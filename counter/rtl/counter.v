==> flow/design.v <==
module counter #(parameter CNT_MAX=25'd24_999_999)(input wire sys_clk,input wire sys_rst_n,output reg led_out);
reg [24:0] cnt;
reg [4:0] countTime;
always @(posedge sys_clk, negedge sys_rst_n)    begin
    if(sys_rst_n==1'b0)
        cnt<=25'b0;
    else if (cnt==CNT_MAX)
        cnt<=25'b0;
    else
        cnt<=cnt+1'b1;
end
always @(posedge sys_clk, negedge sys_rst_n)    begin
    if(sys_rst_n==1'b0) begin
        led_out<=1'b0;
        countTime<=5'd0;
    end
    else if(countTime>=5'd19)
        led_out<=1'b1;
    else if(cnt==CNT_MAX)   begin
        led_out<=~led_out;
        countTime<=countTime+1;
        end
    else
        led_out<=led_out;
end
endmodule
Step by step through the tools: counter --
Tool output for the design above, in the order of the flow. Lines are those of the file above, counted from 1. Library cell names are shortened. Not given: -
Set-up: top counter, clock input sys_clk, library sky130hd, library corner tt_025C_1v80

Word level --
Yosys after proc, flatten, opt, wreduce and memory -nomap, before mapping. Memory bits, and registers merged into a memory's read port (data or address), are not among the register bits. Print and check cells are not counted. Equal cells are merged and count once.
Storage and ports: register bits after elaboration 31, bits of input ports 2, output and inout bits 1, elaborated cells 14
Cells by class: add/subtract/negate cells 2, magnitude comparators 1, eq/ne operators 1, muxes and demuxes 3, bitwise operators 2, reductions and logical operators 2
Operator list (count):
- 25-bit by 1-bit adder with 25-bit output with constant B | 1
- 25-bit equality test with constant B | 1
- 25-bit 2-to-1 mux | 1
- 5-bit by 1-bit adder with 5-bit output with constant B | 1
- 5-bit greater-or-equal comparator with constant B | 1
- 1-bit inverter | 2
- 2-bit AND reduction | 1
- 2-bit nonzero test | 1
- 1-bit 2-to-1 mux | 2

Longest topological paths --
Depth = most cells in a row (Yosys ltp): at word level without a register or memory, in the mapped netlist without a sequential cell, where the memories' decode and read muxes count.
Depth: depth after elaboration 3, ABC_AREA 0, mapped depth 7, depth with buffers taken out 5

After synthesis --
Yosys stat after the flow's synthesis: flattened, memories mapped to cells. It holds for the ABC_AREA given above (unset counts as 0); a run with the other value may have another netlist. The area totals of this step are shown rounded.
Mapped netlist: standard cells after synthesis 147, chip area (Yosys) 1500 µm², area of sequential cells 780 µm², mapped flip-flops 31, buffers 5
Cell types:
- dfrtp_1 | count 31, total area 775.744 µm²
- xnor2_1 | count 10, total area 87.584 µm²
- xor2_1 | count 8, total area 70.067 µm²
- nand4_1 | count 9, total area 56.304 µm²
- nand3_1 | count 11, total area 55.053 µm²
- o21ai_0 | count 9, total area 45.043 µm²
- nor2_1 | count 11, total area 41.29 µm²
- or4_1 | count 5, total area 37.536 µm²
- mux2i_1 | count 3, total area 30.029 µm²
- nand2_1 | count 8, total area 30.029 µm²
- nor3_1 | count 6, total area 30.029 µm²
- a21oi_1 | count 5, total area 25.024 µm²
- ha_1 | count 2, total area 25.024 µm²
- nor4b_4 | count 1, total area 23.773 µm²
- nor4_4 | count 1, total area 21.27 µm²
- and3_1 | count 3, total area 18.768 µm²
- nor4_1 | count 3, total area 18.768 µm²
- or3_1 | count 3, total area 18.768 µm²
Not listed: further types 16, cells in them 18.

Worst setup path after synthesis --
OpenSTA on the mapped netlist: ideal clock, no wires. The path of least setup slack (recovery checks aside). Input and output delay are each 20% of the period. Register names are those of the netlist, which keeps one name where synthesis merged equal registers.
Timing path post-synthesis: kind reg-to-reg, start point register cnt[17], end point register cnt[18], clock period 3.2 ns, setup time 0.126 ns, time at the first pin 0.000 ns, data arrival time 1.963 ns, required time 3.074 ns, setup slack 1.111 ns, path delay 2.089 ns, driving pins on the path 7, path buffers 2, synthesis period reached 2.089 ns
"path delay" is the arrival time less input delay plus setup time. "driving pins on the path" counts driving pins, that of a launching flip-flop among them; a cell with two outputs on the path counts twice. "synthesis period reached" = period - worst setup slack (recovery checks aside). The figure is calculated, with input and output delays left at 20% of the set period. The rows between start and end are the longest chain of elaborated cells between them; the timing report does not say that the signal goes this way. Where chains are equally long, one stands for them. A line is the first line of the expression or statement that the cell stems from. Yosys adds cells for indexed reads and writes and turns some case tables into memories. A register here has more assigning lines than the two given.
Between the ends, post-synthesis: cell sequence dfrtp_1 > or4b_1 > or4_1 > buf_2 > nor2_2 > buf_4 > a21oi_1, length of the longest elaborated chain 2, elaborated cells on any way between the ends 3, classes of those cells add/sub (1); eq/ne (1); mux (1)
RTL lines, path post-synthesis:
- from (decl) | RTL line 2 | reg [24:0] cnt;
- from (assign) | RTL line 6 | cnt<=25'b0;
- from (assign) | RTL line 10 | cnt<=cnt+1'b1;
- 25-bit by 1-bit adder with 25-bit output | RTL line 10
- 25-bit 2-to-1 mux | RTL line 7 | else if (cnt==CNT_MAX)
- to (assign) | RTL line 6
- to (assign) | RTL line 10
- to (decl) | RTL line 2

Timing after layout --
Path of least setup slack in the final report of stored run 1 (OpenROAD, finished layout, wires in). Where an end is a register, its clock arrival counts in the times.
Timing path after layout: kind reg-to-reg, start point register cnt[15], end point register cnt[5], clock period 3.32 ns, setup time 0.13 ns, time at the first pin 0.34 ns, data arrival time 2.60 ns, required time 3.52 ns, setup slack 0.93 ns, driving pins on the path 5, path buffers 0
The rows between start and end are the longest chain of elaborated cells between them; the timing report does not say that the signal goes this way. Where chains are equally long, one stands for them. A register here has more assigning lines than the two given.
Between the ends, after layout: cell sequence dfrtp_1 > or4b_1 > or4_1 > nor2_4 > o21ai_0, length of the longest elaborated chain 2, elaborated cells on any way between the ends 2, classes of those cells eq/ne (1); mux (1)
RTL lines, path after layout:
- from (decl) | RTL line 2 | reg [24:0] cnt;
- from (assign) | RTL line 6 | cnt<=25'b0;
- from (assign) | RTL line 10 | cnt<=cnt+1'b1;
- 25-bit equality test | RTL line 7 | else if (cnt==CNT_MAX)
- 25-bit 2-to-1 mux | RTL line 7
- to (assign) | RTL line 6
- to (assign) | RTL line 10
- to (decl) | RTL line 2

Stored flow runs of counter (2 of them; Yosys, OpenROAD, sky130hd). They differ in their settings and are not a sequence. Constraints: input delay and output delay 20% of the set period each, output load 0.01 pF.
"period achieved": clock period set for the run, less the worst setup slack. It is reckoned from that one timing run; input and output delays stay at 20% of the period that was set.
By "worst setup path time" is meant the share of the clock period that the worst setup path is allowed (20% is reserved at inputs, 20% at outputs), minus its slack. Clock arrival times at its registers enter into it.
The measured numbers are rounded.

[stored run 1] flow files
==> flow/run.sh <==
#!/bin/bash
# the make line also repeats the synthesis and layout settings of config.mk as NAME=value (left out here)
make -C /OpenROAD-flow-scripts/flow DESIGN_CONFIG=/design/flow/config.mk WORK_HOME=/design/flow/orfs CLKGATE_MAP_FILE= finish
==> flow/config.mk <==
export PLATFORM = sky130hd
export DESIGN_NAME = counter
export DESIGN_NICKNAME = counter
export VERILOG_FILES = /design/flow/design.v
export SDC_FILE = /design/flow/constraint.sdc
export NUM_CORES = 4
export LEC_CHECK = 0
export CAP_MARGIN = 20
export CORE_MARGIN = 2
export CORE_UTILIZATION = 48
export MAX_ROUTING_LAYER = met5
export MIN_ROUTING_LAYER = met2
export PLACE_DENSITY = 0.74
export SETUP_SLACK_MARGIN = 0.66
export SLEW_MARGIN = 10
export TNS_END_PERCENT = 55
==> flow/constraint.sdc <==
create_clock -name core_clock -period 3.32 [get_ports {sys_clk}]
set_input_delay 0.6640 -clock core_clock [delete_from_list [all_inputs] [get_ports {sys_clk}]]
set_output_delay 0.6640 -clock core_clock [all_outputs]
set_load 0.01 [all_outputs]

[stored run 1] result: standard-cell area after layout 1600 µm²; worst setup slack after layout 0.93 ns; chip area in the Yosys report 1500 µm²; worst setup path time 2.39 ns; worst path kind reg-to-reg; total negative setup slack 0.000 ns; period achieved 2.392 ns; worst hold slack after layout 0.49 ns; die size 3700 µm²

[stored run 2] flow files
==> flow/run.sh <==
#!/bin/bash
# the make line also repeats the synthesis and layout settings of config.mk as NAME=value (left out here)
make -C /OpenROAD-flow-scripts/flow DESIGN_CONFIG=/design/flow/config.mk WORK_HOME=/design/flow/orfs CLKGATE_MAP_FILE= finish
==> flow/config.mk <==
export PLATFORM = sky130hd
export DESIGN_NAME = counter
export DESIGN_NICKNAME = counter
export VERILOG_FILES = /design/flow/design.v
export SDC_FILE = /design/flow/constraint.sdc
export NUM_CORES = 4
export LEC_CHECK = 0
export CAP_MARGIN = 20
export CORE_ASPECT_RATIO = 1.46
export CORE_MARGIN = 2
export CORE_UTILIZATION = 55
export PLACE_DENSITY = 0.75
export SLEW_MARGIN = 25
==> flow/constraint.sdc <==
create_clock -name core_clock -period 2.32 [get_ports {sys_clk}]
set_input_delay 0.4640 -clock core_clock [delete_from_list [all_inputs] [get_ports {sys_clk}]]
set_output_delay 0.4640 -clock core_clock [all_outputs]
set_load 0.01 [all_outputs]

[stored run 2] result: standard-cell area after layout 1700 µm²; worst setup slack after layout 0.084 ns; chip area in the Yosys report 1500 µm²; worst setup path time 2.24 ns; worst path kind reg-to-reg; total negative setup slack 0.000 ns; period achieved 2.236 ns; worst hold slack after layout 0.50 ns; die size 3200 µm²
